==> flow/design.v <==
module drv_audio(
	input       clk_12,
	input       reset_n,
    input [5:0] volume0,
    input [5:0] volume1,
    input [5:0] volume2,
    input [5:0] volume3,
    input [7:0] sample0,
    input [7:0] sample1,
    input [7:0] sample2,
    input [7:0] sample3,
	output      ac_sclk,
	inout       ac_sdat,
	output      ac_xclk,
	output reg  ac_bclk,
	output      ac_dat,
	output reg  ac_lr
);
reg [5:0] volume0a;
reg [5:0] volume1a;
reg [5:0] volume2a;
reg [5:0] volume3a;
reg [7:0] sample0a;
reg [7:0] sample1a;
reg [7:0] sample2a;
reg [7:0] sample3a;
always @(posedge clk_12) begin
    volume0a <= volume0;
    volume1a <= volume1;
    volume2a <= volume2;
    volume3a <= volume3;
    sample0a <= sample0;
    sample1a <= sample1;
    sample2a <= sample2;
    sample3a <= sample3;
end
reg [5:0] volume0f;
reg [5:0] volume1f;
reg [5:0] volume2f;
reg [5:0] volume3f;
reg [7:0] sample0f;
reg [7:0] sample1f;
reg [7:0] sample2f;
reg [7:0] sample3f;
always @(posedge clk_12) begin
    volume0f <= volume0a;
    volume1f <= volume1a;
    volume2f <= volume2a;
    volume3f <= volume3a;
    sample0f <= sample0a;
    sample1f <= sample1a;
    sample2f <= sample2a;
    sample3f <= sample3a;
end
assign ac_dat = left_right_sample[31];
assign ac_xclk = clk_12;
reg [31:0] left_right_sample;
reg [7:0] data_counter;
wire [13:0] mult_left_1;
assign mult_left_1 =
    ((volume1f[0] == 1'b1)? { {6{sample1f[7]}}, sample1f[7:0] } : 14'd0) +
    ((volume1f[1] == 1'b1)? { {5{sample1f[7]}}, sample1f[7:0], 1'b0 } : 14'd0) +
    ((volume1f[2] == 1'b1)? { {4{sample1f[7]}}, sample1f[7:0], 2'b0 } : 14'd0) +
    ((volume1f[3] == 1'b1)? { {3{sample1f[7]}}, sample1f[7:0], 3'b0 } : 14'd0) +
    ((volume1f[4] == 1'b1)? { {2{sample1f[7]}}, sample1f[7:0], 4'b0 } : 14'd0) +
    ((volume1f[5] == 1'b1)? { {1{sample1f[7]}}, sample1f[7:0], 5'b0 } : 14'd0);
wire [13:0] mult_left_2;
assign mult_left_2 =
    ((volume2f[0] == 1'b1)? { {6{sample2f[7]}}, sample2f[7:0] } : 14'd0) +
    ((volume2f[1] == 1'b1)? { {5{sample2f[7]}}, sample2f[7:0], 1'b0 } : 14'd0) +
    ((volume2f[2] == 1'b1)? { {4{sample2f[7]}}, sample2f[7:0], 2'b0 } : 14'd0) +
    ((volume2f[3] == 1'b1)? { {3{sample2f[7]}}, sample2f[7:0], 3'b0 } : 14'd0) +
    ((volume2f[4] == 1'b1)? { {2{sample2f[7]}}, sample2f[7:0], 4'b0 } : 14'd0) +
    ((volume2f[5] == 1'b1)? { {1{sample2f[7]}}, sample2f[7:0], 5'b0 } : 14'd0);
wire [13:0] mult_right_0;
assign mult_right_0 =
    ((volume0f[0] == 1'b1)? { {6{sample0f[7]}}, sample0f[7:0] } : 14'd0) +
    ((volume0f[1] == 1'b1)? { {5{sample0f[7]}}, sample0f[7:0], 1'b0 } : 14'd0) +
    ((volume0f[2] == 1'b1)? { {4{sample0f[7]}}, sample0f[7:0], 2'b0 } : 14'd0) +
    ((volume0f[3] == 1'b1)? { {3{sample0f[7]}}, sample0f[7:0], 3'b0 } : 14'd0) +
    ((volume0f[4] == 1'b1)? { {2{sample0f[7]}}, sample0f[7:0], 4'b0 } : 14'd0) +
    ((volume0f[5] == 1'b1)? { {1{sample0f[7]}}, sample0f[7:0], 5'b0 } : 14'd0);
wire [13:0] mult_right_3;
assign mult_right_3 =
    ((volume3f[0] == 1'b1)? { {6{sample3f[7]}}, sample3f[7:0] } : 14'd0) +
    ((volume3f[1] == 1'b1)? { {5{sample3f[7]}}, sample3f[7:0], 1'b0 } : 14'd0) +
    ((volume3f[2] == 1'b1)? { {4{sample3f[7]}}, sample3f[7:0], 2'b0 } : 14'd0) +
    ((volume3f[3] == 1'b1)? { {3{sample3f[7]}}, sample3f[7:0], 3'b0 } : 14'd0) +
    ((volume3f[4] == 1'b1)? { {2{sample3f[7]}}, sample3f[7:0], 4'b0 } : 14'd0) +
    ((volume3f[5] == 1'b1)? { {1{sample3f[7]}}, sample3f[7:0], 5'b0 } : 14'd0);
wire [14:0] left_channel;
assign left_channel = { mult_left_1[13], mult_left_1 } + { mult_left_2[13], mult_left_2 };
wire [14:0] right_channel;
assign right_channel = { mult_right_0[13], mult_right_0 } + { mult_right_3[13], mult_right_3 };
wire [31:0] lx_n;
assign lx_n = { {3{left_channel[14]}}, left_channel, 14'd0 };
wire [31:0] rx_n;
assign rx_n = { {3{right_channel[14]}}, right_channel, 14'd0 };
reg [31:0] ly_n1;
reg [31:0] ly_n2;
reg [31:0] lx_n1;
reg [31:0] lx_n2;
reg [31:0] ry_n1;
reg [31:0] ry_n2;
reg [31:0] rx_n1;
reg [31:0] rx_n2;
wire [31:0] minus_ly_n2;
assign minus_ly_n2 = -ly_n2;
wire [31:0] ly_n;
assign ly_n = 
    ly_n1 +
    { {2{ly_n1[31]}}, ly_n1[31:2] } +
    { {3{ly_n1[31]}}, ly_n1[31:3] } +
    { {6{ly_n1[31]}}, ly_n1[31:6] } +
    { {7{ly_n1[31]}}, ly_n1[31:7] } +
    { {9{ly_n1[31]}}, ly_n1[31:9] } +
    { {10{ly_n1[31]}}, ly_n1[31:10] } +
    { {14{ly_n1[31]}}, ly_n1[31:14] } +
    { {1{minus_ly_n2[31]}}, minus_ly_n2[31:1] } +
    { {5{minus_ly_n2[31]}}, minus_ly_n2[31:5] } +
    { {7{minus_ly_n2[31]}}, minus_ly_n2[31:7] } +
    { {8{minus_ly_n2[31]}}, minus_ly_n2[31:8] } +
    { {13{minus_ly_n2[31]}}, minus_ly_n2[31:13] } +
    { {14{minus_ly_n2[31]}}, minus_ly_n2[31:14] } +
    { {5{lx_n[31]}}, lx_n[31:5] } +
    { {8{lx_n[31]}}, lx_n[31:8] } +
    { {12{lx_n[31]}}, lx_n[31:12] } +
    { {14{lx_n[31]}}, lx_n[31:14] } +
    { {4{lx_n1[31]}}, lx_n1[31:4] } +
    { {7{lx_n1[31]}}, lx_n1[31:7] } +
    { {11{lx_n1[31]}}, lx_n1[31:11] } +
    { {14{lx_n1[31]}}, lx_n1[31:14] } +
    { {5{lx_n2[31]}}, lx_n2[31:5] } +
    { {8{lx_n2[31]}}, lx_n2[31:8] } +
    { {12{lx_n2[31]}}, lx_n2[31:12] } +
    { {14{lx_n2[31]}}, lx_n2[31:14] };
wire [31:0] minus_ry_n2;
assign minus_ry_n2 = -ry_n2;
wire [31:0] ry_n;
assign ry_n = 
    ry_n1 +
    { {2{ry_n1[31]}}, ry_n1[31:2] } +
    { {3{ry_n1[31]}}, ry_n1[31:3] } +
    { {6{ry_n1[31]}}, ry_n1[31:6] } +
    { {7{ry_n1[31]}}, ry_n1[31:7] } +
    { {9{ry_n1[31]}}, ry_n1[31:9] } +
    { {10{ry_n1[31]}}, ry_n1[31:10] } +
    { {14{ry_n1[31]}}, ry_n1[31:14] } +
    { {1{minus_ry_n2[31]}}, minus_ry_n2[31:1] } +
    { {5{minus_ry_n2[31]}}, minus_ry_n2[31:5] } +
    { {7{minus_ry_n2[31]}}, minus_ry_n2[31:7] } +
    { {8{minus_ry_n2[31]}}, minus_ry_n2[31:8] } +
    { {13{minus_ry_n2[31]}}, minus_ry_n2[31:13] } +
    { {14{minus_ry_n2[31]}}, minus_ry_n2[31:14] } +
    { {5{rx_n[31]}}, rx_n[31:5] } +
    { {8{rx_n[31]}}, rx_n[31:8] } +
    { {12{rx_n[31]}}, rx_n[31:12] } +
    { {14{rx_n[31]}}, rx_n[31:14] } +
    { {4{rx_n1[31]}}, rx_n1[31:4] } +
    { {7{rx_n1[31]}}, rx_n1[31:7] } +
    { {11{rx_n1[31]}}, rx_n1[31:11] } +
    { {14{rx_n1[31]}}, rx_n1[31:14] } +
    { {5{rx_n2[31]}}, rx_n2[31:5] } +
    { {8{rx_n2[31]}}, rx_n2[31:8] } +
    { {12{rx_n2[31]}}, rx_n2[31:12] } +
    { {14{rx_n2[31]}}, rx_n2[31:14] };
always @(posedge clk_12 or negedge reset_n) begin
    if(reset_n == 1'b0) begin
        data_counter        <= 8'd0;
        left_right_sample   <= 32'd0;
        ac_bclk             <= 1'b0;
        ac_lr               <= 1'b0;
        ly_n1 <= 30'd0;
        ly_n2 <= 30'd0;
        lx_n1 <= 30'd0;
        lx_n2 <= 30'd0;
        ry_n1 <= 30'd0;
        ry_n2 <= 30'd0;
        rx_n1 <= 30'd0;
        rx_n2 <= 30'd0;
    end
    else if(data_counter == 8'd0 && state == S_READY) begin
        data_counter <= data_counter + 8'd1;
        left_right_sample <= { ly_n[29:14],  ry_n[29:14] };
        ac_bclk <= 1'b0;
        ac_lr <= 1'b1;
        ly_n1 <= ly_n;
        ly_n2 <= ly_n1;
        lx_n1 <= lx_n;
        lx_n2 <= lx_n1;
        ry_n1 <= ry_n;
        ry_n2 <= ry_n1;
        rx_n1 <= rx_n;
        rx_n2 <= rx_n1;
    end
    else if(data_counter == 8'd1) begin
        data_counter <= data_counter + 8'd1;
        ac_bclk <= 1'b1;
        ac_lr <= 1'b1;
    end
    else if(data_counter >= 8'd127 && data_counter <= 8'd248) begin
        data_counter <= data_counter + 8'd1;
        left_right_sample <= { left_right_sample[30:0], 1'b0 };
        ac_bclk <= 1'b0;
        ac_lr <= 1'b0;
    end
    else if(data_counter == 8'd249) begin
        data_counter <= 8'd0;
        ac_bclk <= 1'b0;
        ac_lr <= 1'b0;
    end
    else if(data_counter[1:0] == 2'b11) begin
        data_counter <= data_counter + 8'd1;
        left_right_sample <= { left_right_sample[30:0], 1'b0 };
        ac_bclk <= 1'b0;
        ac_lr <= 1'b0;
    end
    else if(data_counter[1:0] == 2'b01) begin
        data_counter <= data_counter + 8'd1;
        ac_bclk <= 1'b1;
        ac_lr <= 1'b0;
    end
    else if(data_counter != 8'd0 && state == S_READY) begin
        data_counter <= data_counter + 8'd1;
    end
end
reg i2c_start;
reg [15:0] i2c_data;
reg [3:0] state;
parameter [3:0]
    S_IDLE      = 4'd0,
    S_RESET     = 4'd1,
    S_POWER     = 4'd2,
    S_OUTPUT    = 4'd3,
    S_SIDE      = 4'd4,
    S_EMPH      = 4'd5,
    S_FORMAT    = 4'd6,
    S_SAMPLING  = 4'd7,
    S_ACTIVATE  = 4'd8,
    S_READY     = 4'd9; 
wire i2c_ready;
i2c_send i2c_send_inst(
    .clk_12(clk_12),
    .reset_n(reset_n),
    .start(i2c_start),
    .data(i2c_data),
    .ready(i2c_ready),
    .sclk(ac_sclk),
    .sdat(ac_sdat)
);
always @(posedge clk_12 or negedge reset_n) begin
    if(reset_n == 1'b0) begin
        i2c_start <= 1'b0;
        i2c_data <= 16'd0;
        state <= S_IDLE;
    end
    else begin
        if(state == S_IDLE) begin
            i2c_start <= 1'b1;
            i2c_data <= 16'b0001111_000000000;
            state <= S_RESET;
        end
        else if(state == S_RESET && i2c_ready == 1'b1) begin
            i2c_start <= 1'b1;
            i2c_data <= 16'b0000110_001100111;  
            state <= S_POWER;
        end
        else if(state == S_POWER && i2c_ready == 1'b1) begin
            i2c_start <= 1'b1;
            i2c_data <= 16'b0000010_101111001;  
            state <= S_OUTPUT;
        end
        else if(state == S_OUTPUT && i2c_ready == 1'b1) begin
            i2c_start <= 1'b1;
            i2c_data <= 16'b0000100_011010010;  
            state <= S_SIDE;
        end
        else if(state == S_SIDE && i2c_ready == 1'b1) begin
            i2c_start <= 1'b1;
            i2c_data <= 16'b0000101_000000011;  
            state <= S_EMPH;
        end
        else if(state == S_EMPH && i2c_ready == 1'b1) begin
            i2c_start <= 1'b1;
            i2c_data <= 16'b0000111_000000011;  
            state <= S_FORMAT;
        end
        else if(state == S_FORMAT && i2c_ready == 1'b1) begin
            i2c_start <= 1'b1;
            i2c_data <= 16'b0001000_000000001;  
            state <= S_SAMPLING;
        end
        else if(state == S_SAMPLING && i2c_ready == 1'b1) begin
            i2c_start <= 1'b1;
            i2c_data <= 16'b0001001_000000001;
            state <= S_ACTIVATE;
        end
        else if(state == S_ACTIVATE && i2c_ready == 1'b1) begin
            state <= S_READY;
        end
        else begin
            i2c_start <= 1'b0;
        end
    end
end
endmodule
module i2c_send(
    input clk_12,
    input reset_n,
    input start,
    input [15:0] data,
    output ready,
    output reg sclk,
    inout sdat
);
assign ready = (state == S_IDLE && start == 1'b0);
assign sdat = (sdat_oe == 1'b0)? 1'bZ : sdat_o;
reg sdat_oe;
reg sdat_o;
reg [7:0] dat_byte;
reg [1:0] part;
reg [2:0] counter;
reg [3:0] state;
parameter [3:0]
    S_IDLE      = 4'd0,
    S_SEND_0    = 4'd1,
    S_SEND_1    = 4'd2,
    S_SEND_2    = 4'd3,
    S_SEND_3    = 4'd4,
    S_SEND_4    = 4'd5,
    S_END_0     = 4'd6,
    S_END_1     = 4'd7,
    S_END_2     = 4'd8;
always @(posedge clk_12 or negedge reset_n) begin
    if(reset_n == 1'b0) begin
        sclk <= 1'b1;
        sdat_oe <= 1'b0;
        sdat_o <= 1'b1;
        dat_byte <= 8'd0;
        part <= 2'b0;
        counter <= 3'd0;
        state <= S_IDLE;
    end
    else if(state == S_IDLE && start == 1'b1) begin
        sdat_oe <= 1'b1;
        sdat_o <= 1'b0;
        sclk <= 1'b1;
        part <= 2'b0;
        dat_byte <= 8'b0011010_0;
        counter <= 3'd7;
        state <= S_SEND_0;
    end
    else if(state == S_SEND_0) begin
        sdat_oe <= 1'b1;
        sdat_o <= dat_byte[7];
        sclk <= 1'b0;
        state <= S_SEND_1;
    end
    else if(state == S_SEND_1) begin
        sclk <= 1'b1;
        if(counter == 3'd0) state <= S_SEND_2;
        else begin
            dat_byte <= { dat_byte[6:0], 1'b0 };
            counter <= counter - 3'd1; 
            state <= S_SEND_0;
        end
    end
    else if(state == S_SEND_2) begin
        sdat_oe <= 1'b0;
        sclk <= 1'b0;
        state <= S_SEND_3;
    end
    else if(state == S_SEND_3) begin
        sclk <= 1'b1;
        state <= S_SEND_4;
    end
    else if(state == S_SEND_4 && sdat == 1'b0) begin
        sclk <= 1'b0;
        part <= part + 2'b1;
        counter <= 3'd7;
        if(part == 2'd0)        dat_byte <= data[15:8];
        else if(part == 2'd1)   dat_byte <= data[7:0];
        if(part == 2'd0 || part == 2'd1)    state <= S_SEND_0;
        else                                state <= S_END_0;
    end
    else if(state == S_END_0) begin
        sdat_oe <= 1'b1;
        sdat_o <= 1'b0;
        sclk <= 1'b0;
        state <= S_END_1;
    end
    else if(state == S_END_1) begin
        sclk <= 1'b1;
        state <= S_END_2;
    end
    else if(state == S_END_2) begin
        sdat_oe <= 1'b0;
        state <= S_IDLE;
    end
end
endmodule
* Step by step through the tools: drv_audio
Tool output for the design above, in the order of the flow.
Line numbers count from 1 in the design file above.
The mark - stands for no value.
- Top :: drv_audio
- Clock port :: clk_12
- Cell library :: sky130hd
- Corner :: tt_025C_1v80

* Elaborated design
Counts by Yosys on the flattened word-level netlist (proc, flatten, opt, wreduce; memories kept). Register bits leave out memories and registers merged into their read ports (data or address). Print and check cells are left out. Cells with the same type and inputs are merged into one.
- Add/subtract/negate cells :: 77
- $lt $le $gt $ge :: 2
- Eq/ne operators :: 39
- Mux-type cells :: 132
- Bitwise logic cells :: 2
- Reductions and logical operators :: 39
** Operators with widths (count)
- adder 32 bit :: 50
- two-way mux 14 bit :: 24
- adder 14 bit :: 20
- two-way mux 32 bit :: 5
- two-way mux 8 bit :: 16
- two-way mux 16 bit :: 8
- two-way mux 4 bit :: 18
- negator 32 bit :: 2
- two-way mux 1 bit :: 46
- == test 4 x 3 -> 1 bit with constant B :: 8
- adder 14 x 14 -> 15 bit :: 2
- nonzero test 8 bit :: 3
- two-way mux 3 bit :: 8
- AND reduction 5 bit :: 4
- != test 3 x 1 -> 1 bit with constant B :: 6
- nonzero test 9 bit :: 2
- == test 4 x 2 -> 1 bit with constant B :: 4
- logical AND 1 bit :: 14
- two-way mux 2 bit :: 7
- == test 4 bit with constant B :: 3
- nonzero test 3 bit :: 3
- != test 9 bit with constant B :: 1
- != test 2 x 1 -> 1 bit with constant B :: 4
- == test 4 x 1 -> 1 bit with constant B :: 2
- != test 4 x 1 -> 1 bit with constant B :: 2
- zero test 4 bit :: 2
- adder 8 x 1 -> 8 bit with constant B :: 1
- == test 8 x 1 -> 1 bit with constant B :: 1
Not listed: further kinds 23, cells in them 25.
- Register bits after elaboration :: 383
- Input port bits :: 58
- Output and inout port bits :: 6
- Elaborated cells :: 329

* Logic depth
Depth = most cells in a row (Yosys ltp): at word level without a register or memory, in the mapped netlist without a sequential cell, where the memories' decode and read muxes count.
- Depth after elaboration :: 26
- ABC_AREA :: 0
- Mapped depth :: 47
- Depth with buffers taken out :: 45

* Synthesis result
Yosys stat after the flow's synthesis: flattened, memories mapped to cells. It holds for the ABC_AREA given above (unset counts as 0); a run with the other value may have another netlist.
The area totals of this step are shown rounded.
- Cells in the netlist :: 4815
- Cell area after synthesis :: 49800 um2
- Sequential area :: 9180 um2
- Mapped flip-flops :: 389
- Buffer cells :: 68
** Cells by type
- sky130_fd_sc_hd__fa_1 :: count 1102, area in all 2.21E+04 um2
- sky130_fd_sc_hd__dfrtp_1 :: count 273, area in all 6.83E+03 um2
- sky130_fd_sc_hd__inv_1 :: count 1321, area in all 4.96E+03 um2
- sky130_fd_sc_hd__ha_1 :: count 299, area in all 3.74E+03 um2
- sky130_fd_sc_hd__dfxtp_1 :: count 112, area in all 2242.15 um2
- sky130_fd_sc_hd__nand2_1 :: count 410, area in all 1.54E+03 um2
- sky130_fd_sc_hd__xnor2_1 :: count 133, area in all 1.16E+03 um2
- sky130_fd_sc_hd__and2_1 :: count 171, area in all 1.07E+03 um2
- sky130_fd_sc_hd__xor2_1 :: count 82, area in all 718.189 um2
- sky130_fd_sc_hd__a21oi_1 :: count 139, area in all 695.667 um2
- sky130_fd_sc_hd__o21ai_0 :: count 126, area in all 630.605 um2
- sky130_fd_sc_hd__nor2_1 :: count 121, area in all 454.186 um2
- sky130_fd_sc_hd__a21o_1 :: count 55, area in all 412.896 um2
- sky130_fd_sc_hd__o21ai_1 :: count 53, area in all 265.254 um2
- sky130_fd_sc_hd__clkbuf_1 :: count 62, area in all 232.723 um2
- sky130_fd_sc_hd__o21bai_1 :: count 30, area in all 225.216 um2
- sky130_fd_sc_hd__nor3_1 :: count 33, area in all 165.158 um2
- sky130_fd_sc_hd__nand3_1 :: count 25, area in all 125.12 um2
Not listed: further types 70, cells in them 268.
The figures by module come from a second, unflattened synthesis with its own total; it is not the netlist above.
- Cell total of the unflattened synthesis :: 4782
- Area total of the unflattened synthesis :: 49600 um2
Each row is one instance without its submodules.
** Modules
- drv_audio :: times used 1, cells 4665, area 48400 um2, seq. area 8570 um2
- i2c_send :: times used 1, cells 117, area 1250 um2, seq. area 604 um2

Hand-over note for drv_audio

Settings and measured results of 2 stored flow runs for module drv_audio (sky130hd), not sorted in any way. The constraints put input and output delay at 20% of the set period each and load the outputs with 0.01 pF.
"achieved period": clock period set for the run, less the worst setup slack. It is reckoned from that one timing run; input and output delays stay at 20% of the period that was set.
By "worst path time" is meant the share of the clock period that the worst setup path is allowed (20% is reserved at inputs, 20% at outputs), minus its slack. Clock arrival times at its registers enter into it.
"worst path time" is given in steps of 10 ps.
The measured numbers are rounded.

* Run A
** Files
==> flow/run.sh <==
#!/bin/bash
# the make line also repeats the synthesis and layout settings of config.mk as NAME=value (left out here)
make -C /OpenROAD-flow-scripts/flow DESIGN_CONFIG=/design/flow/config.mk WORK_HOME=/design/flow/orfs CLKGATE_MAP_FILE= finish
==> flow/config.mk <==
export PLATFORM = sky130hd
export DESIGN_NAME = drv_audio
export DESIGN_NICKNAME = drv_audio
export VERILOG_FILES = /design/flow/design.v
export SDC_FILE = /design/flow/constraint.sdc
export NUM_CORES = 4
export LEC_CHECK = 0
export ABC_AREA = 0
export CAP_MARGIN = 20
export CELL_PAD_IN_SITES_DETAIL_PLACEMENT = 2
export CORE_ASPECT_RATIO = 0.72
export CORE_MARGIN = 2
export CORE_UTILIZATION = 33
export GPL_TIMING_DRIVEN = 0
export MIN_ROUTING_LAYER = met2
export PLACE_DENSITY_LB_ADDON = 0.21
export SLEW_MARGIN = 35
==> flow/constraint.sdc <==
create_clock -name core_clock -period 7.1 [get_ports {clk_12}]
set_input_delay 1.4200 -clock core_clock [delete_from_list [all_inputs] [get_ports {clk_12}]]
set_output_delay 1.4200 -clock core_clock [all_outputs]
set_load 0.01 [all_outputs]
** Results
- Die size :: 154000 um2
- Summed negative setup slack :: -319000 ps
- Utilization in the final report :: 0.41
- Worst path time :: 11880 ps
- Kind of the worst setup path :: register to register
- Worst-case hold slack :: 312 ps
- Synthesis area :: 49800 um2
- Achieved period :: 11883 ps
- Worst slack on setup checks :: -4780 ps
- Standard-cell area after routing :: 61200 um2

* Run B
** Files
==> flow/run.sh <==
#!/bin/bash
# the make line also repeats the synthesis and layout settings of config.mk as NAME=value (left out here)
make -C /OpenROAD-flow-scripts/flow DESIGN_CONFIG=/design/flow/config.mk WORK_HOME=/design/flow/orfs CLKGATE_MAP_FILE= finish
==> flow/config.mk <==
export PLATFORM = sky130hd
export DESIGN_NAME = drv_audio
export DESIGN_NICKNAME = drv_audio
export VERILOG_FILES = /design/flow/design.v
export SDC_FILE = /design/flow/constraint.sdc
export NUM_CORES = 4
export LEC_CHECK = 0
export CAP_MARGIN = 20
export CELL_PAD_IN_SITES_GLOBAL_PLACEMENT = 3
export CORE_MARGIN = 4
export CORE_UTILIZATION = 57
export CTS_CLUSTER_DIAMETER = 316
export GPL_ROUTABILITY_DRIVEN = 1
export HOLD_SLACK_MARGIN = 0.17
export PLACE_DENSITY_LB_ADDON = 0.24
export SETUP_SLACK_MARGIN = 4.9
export SLEW_MARGIN = 20
export TNS_END_PERCENT = 25
==> flow/constraint.sdc <==
create_clock -name core_clock -period 17.6 [get_ports {clk_12}]
set_input_delay 3.5200 -clock core_clock [delete_from_list [all_inputs] [get_ports {clk_12}]]
set_output_delay 3.5200 -clock core_clock [all_outputs]
set_load 0.01 [all_outputs]
** Results
No results, placement failed with FLW-0024.

End of note.
